==> flow/design.v <==
module pc #(parameter D=10)(
                            input                 reset,          
                                                  start,
                                                  clk,
                                                  jumpEn,      
                            input        [D-1:0]  target,        
                            input        [2:0]    instruction,
                            output logic [D-1:0]  programCounter
);
  always_ff @(posedge clk)
    if (reset || start)
      programCounter <= 'b0;
    else if (jumpEn && (instruction == 3'b111))
        if(target == 63) begin
            programCounter <= 237;
        end else if(target == 62) begin
            programCounter <= 285;
        end else if(target == 61) begin
            programCounter <= programCounter - 3;
        end else if(target == 60) begin
            programCounter <= programCounter + 2;
        end else if(target == 59) begin
            programCounter <= programCounter + 8;
        end else if(target == 58) begin
            programCounter <= 96;
        end else if(target == 57) begin
            programCounter <= programCounter + 3;
        end else if(target == 56) begin
            programCounter <= 101;
        end else begin
            programCounter <= target;
        end
    else if (jumpEn && (instruction == 3'b001))
      programCounter <= programCounter + target;
    else
      programCounter <= programCounter + 'b1;
endmodule
From RTL to reports: pc. Tool output for the design above, in the order of the flow. Line numbers count from 1 in the design file above. Operators: Yosys type, input widths -> output width; for muxes data width and select width s. Cell names lack the library's common part. A cell with -- has no value.

Top module: pc. Clock port: clk. Cell library: sky130hd. Corner: tt_025C_1v80.

Word level. Yosys after proc, flatten, opt, wreduce and memory -nomap, before mapping. Enables and synchronous resets that opt folds into registers are not counted as muxes. Memory bits, and registers merged into a memory's read port (data or address), are not among the register bits. Print and check cells are not counted. Equal cells are merged and count once.

The figure for elaborated cells is 30. The entry for output and inout port bits reads 10. The figure for register bits is 10. Input port bits: 17.

For multiplexer cells the number is 10. The figure for $add $sub $neg is 6. Under reductions and logical operators stands 3. Under eq/ne operators stands 10.

Operator list (count): $mux 10 (10); $eq 10x6->1 const B (8); $add 10x2->10 const B (2); $add 10x1->10 const B (1); $add 10x10->10 (1); $sub 10x2->10 const B (1); $add 10x4->10 const B (1); $eq 3x1->1 const B (1); $eq 3x3->1 const B (1); $logic_and 1x1->1 (2); $logic_or 1x1->1 (1).

Longest topological paths. Longest topological path by Yosys (ltp), each cell counted once; first at word level (registers and memories cut), then after technology mapping (sequential cells cut; the memories' decode and read muxes count).

The entry for depth after elaboration reads 10. Under ABC_AREA stands 0. Under depth in mapped cells stands 11. For depth with buffers taken out the number is 11.

After synthesis. Yosys stat after the flow's synthesis: flattened, memories mapped to cells. It holds for the ABC_AREA given above (unset counts as 0); a run with the other value may have another netlist. The area totals of this step are shown rounded.

Cell types: ha_1 (count 17, total area 212.704 µm²); dfxtp_1 (count 10, total area 200.192 µm²); xnor2_1 (count 20, total area 175.168 µm²); a21oi_1 (count 20, total area 100.096 µm²); nand2_1 (count 25, total area 93.84 µm²); o21ai_0 (count 17, total area 85.082 µm²); xor2_1 (count 8, total area 70.067 µm²); clkbuf_8 (count 5, total area 68.816 µm²); nor2_1 (count 18, total area 67.565 µm²); and2_1 (count 8, total area 50.048 µm²); nor4_1 (count 6, total area 37.536 µm²); inv_1 (count 9, total area 33.782 µm²); nand3b_1 (count 4, total area 30.029 µm²); nor3_1 (count 6, total area 30.029 µm²); o211ai_1 (count 4, total area 30.029 µm²); nand2b_1 (count 4, total area 25.024 µm²); nand3_1 (count 5, total area 25.024 µm²); a211oi_1 (count 3, total area 22.522 µm²).

Not listed: further types 40, cells in them 54.

The entry for cells in the netlist reads 243. For buffer cells the number is 12. The figure for cell area after synthesis is 0.0018 mm². Flip-flops: 10.

Path before layout. Source: OpenSTA report_checks on the synthesized netlist (no wires, ideal clock, input and output delay 20% of the period each), path of least setup slack; recovery checks are left aside. Register names are those of the netlist, which keeps one name where synthesis merged equal registers.

Path kind: input-to-reg. Start: input jumpEn. End: register programCounter[8]. For stages on the path the number is 11. Delay of the path: 2116 ps. For data required time the number is 3306 ps. The entry for launch time at the first pin reads 676 ps. The entry for arrival time reads 2718 ps. Slack: 588 ps. The entry for external input delay reads 676 ps. The entry for period reads 3380 ps. The figure for library setup time is 74 ps. The figure for synthesis period reached is 2792 ps.

"delay of the path" is the arrival time less input delay plus setup time. "stages on the path" counts driving pins, that of a launching flip-flop among them; a cell with two outputs on the path counts twice. "synthesis period reached" = period - worst setup slack (recovery checks aside). The figure is calculated, with input and output delays left at 20% of the set period. Between the ends stands the longest chain of elaborated cells between them, by number of cells; it is not shown to be the way that was timed. Of several equally long chains one is given. A line is the first line of the expression or statement that the cell stems from. Yosys adds cells for indexed reads and writes and turns some case tables into memories. At most two assigning lines are given for a register; there are more.

Cells stage by stage: nand2_1 -> nor3_1 -> nand2_1 -> ha_1 -> fa_1 -> a21oi_1 -> o22ai_1 -> o41ai_1 -> xnor2_1 -> nand2_1 -> a31oi_1. The figure for length of the longest elaborated chain is 3. Under elaborated cells between the ends (all ways) stands 4. Those cells by class: mux: 2; reduce/logical: 2.

Ends and longest elaborated chain, after synthesis: from (decl) (RTL line 5) `jumpEn,`; $logic_and 1x1->1 (RTL line 33) `else if (jumpEn && (instruction == 3'b001))`; $mux 10 (RTL line 33); $mux 10 (RTL line 13) `else if (jumpEn && (instruction == 3'b111))`; to (assign) (RTL line 19) `programCounter <= programCounter - 3;`; to (assign) (RTL line 21) `programCounter <= programCounter + 2;`; to (decl) (RTL line 8) `output logic [D-1:0]  programCounter`.

Path in the finished layout. Path of least setup slack in the final report of job 1 (OpenROAD, finished layout, wires in). Where an end is a register, its clock arrival counts in the times. The report prints the path's times to 10 ps; the period is as set.

Path kind: input-to-reg. Start: input instruction[1]. End: register programCounter[9]. For stages on the path the number is 11. The entry for launch time at the first pin reads 360 ps. The figure for library setup time is 80 ps. The entry for period reads 1780 ps. For data required time the number is 1940 ps. The entry for arrival time reads 2290 ps. Slack: -350 ps. The entry for external input delay reads 360 ps.

Between the ends stands the longest chain of elaborated cells between them, by number of cells; it is not shown to be the way that was timed. Of several equally long chains one is given. At most two assigning lines are given for a register; there are more.

Cells stage by stage: buf_8 -> buf_4 -> buf_6 -> nor4_4 -> ha_1 -> a21o_1 -> a21oi_4 -> o211a_1 -> o21ai_2 -> xnor2_1 -> a211oi_1. The figure for length of the longest elaborated chain is 4. Under elaborated cells between the ends (all ways) stands 6. Those cells by class: eq/ne: 2; mux: 2; reduce/logical: 2.

Ends and longest elaborated chain, post-layout: from (decl) (RTL line 7) `input        [2:0]    instruction,`; $eq 3x1->1 (RTL line 33) `else if (jumpEn && (instruction == 3'b001))`; $logic_and 1x1->1 (RTL line 33); $mux 10 (RTL line 33); $mux 10 (RTL line 13) `else if (jumpEn && (instruction == 3'b111))`; to (assign) (RTL line 19) `programCounter <= programCounter - 3;`; to (assign) (RTL line 21) `programCounter <= programCounter + 2;`; to (decl) (RTL line 8) `output logic [D-1:0]  programCounter`.

Data sheet: physical implementation of pc

Top module pc; platform sky130hd; tools Yosys and OpenROAD; 2 stored runs in no particular order. Input and output delays are each 20% of the period that was set; the output load is 0.01 pF. By "clock period achieved" is meant the clock period of the run minus its worst setup slack. This is arithmetic on one report: input and output delays are still those of the set period (20% each). "critical setup path time" means the part of the period allowed to the worst setup path (the constraints hold back 20% at inputs and 20% at outputs) less its slack; where the path has registers, the arrival times of their clocks count too. "critical setup path time" is known to 10 ps. Values from the reports are rounded here.

Files of job 1:
==> flow/run.sh <==
#!/bin/bash
# the make line also repeats the synthesis and layout settings of config.mk as NAME=value (left out here)
make -C /OpenROAD-flow-scripts/flow DESIGN_CONFIG=/design/flow/config.mk WORK_HOME=/design/flow/orfs CLKGATE_MAP_FILE= finish
==> flow/config.mk <==
export PLATFORM = sky130hd
export DESIGN_NAME = pc
export DESIGN_NICKNAME = pc
export VERILOG_FILES = /design/flow/design.v
export SDC_FILE = /design/flow/constraint.sdc
export NUM_CORES = 4
export LEC_CHECK = 0
export ABC_AREA = 0
export CAP_MARGIN = 20
export CELL_PAD_IN_SITES_DETAIL_PLACEMENT = 0
export CORE_MARGIN = 2
export CORE_UTILIZATION = 28
export CTS_CLUSTER_DIAMETER = 259
export GPL_ROUTABILITY_DRIVEN = 0
export GPL_TIMING_DRIVEN = 0
export PLACE_DENSITY_LB_ADDON = 0.23
export SETUP_SLACK_MARGIN = -0.06
export SLEW_MARGIN = 20
export TNS_END_PERCENT = 55
==> flow/constraint.sdc <==
create_clock -name core_clock -period 1.78 [get_ports {clk}]
set_input_delay 0.3560 -clock core_clock [delete_from_list [all_inputs] [get_ports {clk}]]
set_output_delay 0.3560 -clock core_clock [all_outputs]
set_load 0.01 [all_outputs]

Results of job 1. For the clock period achieved the run shows 2,128 ps. The standard-cell area after layout reads 0.00266 mm². The total negative slack stands at -1,880 ps. The lowest hold slack comes to 458 ps. The cell area after synthesis comes to 0.0018 mm². The critical setup path time reads 1,770 ps. Critical path type: input-to-reg. The smallest setup slack reads -348 ps. The die outline area comes to 0.00709 mm².

Files of job 2:
==> flow/run.sh <==
#!/bin/bash
# the make line also repeats the synthesis and layout settings of config.mk as NAME=value (left out here)
make -C /OpenROAD-flow-scripts/flow DESIGN_CONFIG=/design/flow/config.mk WORK_HOME=/design/flow/orfs CLKGATE_MAP_FILE= finish
==> flow/config.mk <==
export PLATFORM = sky130hd
export DESIGN_NAME = pc
export DESIGN_NICKNAME = pc
export VERILOG_FILES = /design/flow/design.v
export SDC_FILE = /design/flow/constraint.sdc
export NUM_CORES = 4
export LEC_CHECK = 0
export CAP_MARGIN = 20
export CORE_MARGIN = 2
export CORE_UTILIZATION = 40
export SETUP_SLACK_MARGIN = 0.2
export SLEW_MARGIN = 20
==> flow/constraint.sdc <==
create_clock -name core_clock -period 2.89 [get_ports {clk}]
set_input_delay 0.5780 -clock core_clock [delete_from_list [all_inputs] [get_ports {clk}]]
set_output_delay 0.5780 -clock core_clock [all_outputs]
set_load 0.01 [all_outputs]

Results of job 2. For the clock period achieved the run shows 2,545 ps. The standard-cell area after layout reads 0.00236 mm². The total negative slack stands at 0 ps. The lowest hold slack comes to 783 ps. The cell area after synthesis comes to 0.0018 mm². The critical setup path time reads 1,970 ps. Critical path type: input-to-reg. The smallest setup slack reads 345 ps. The die outline area comes to 0.00505 mm².
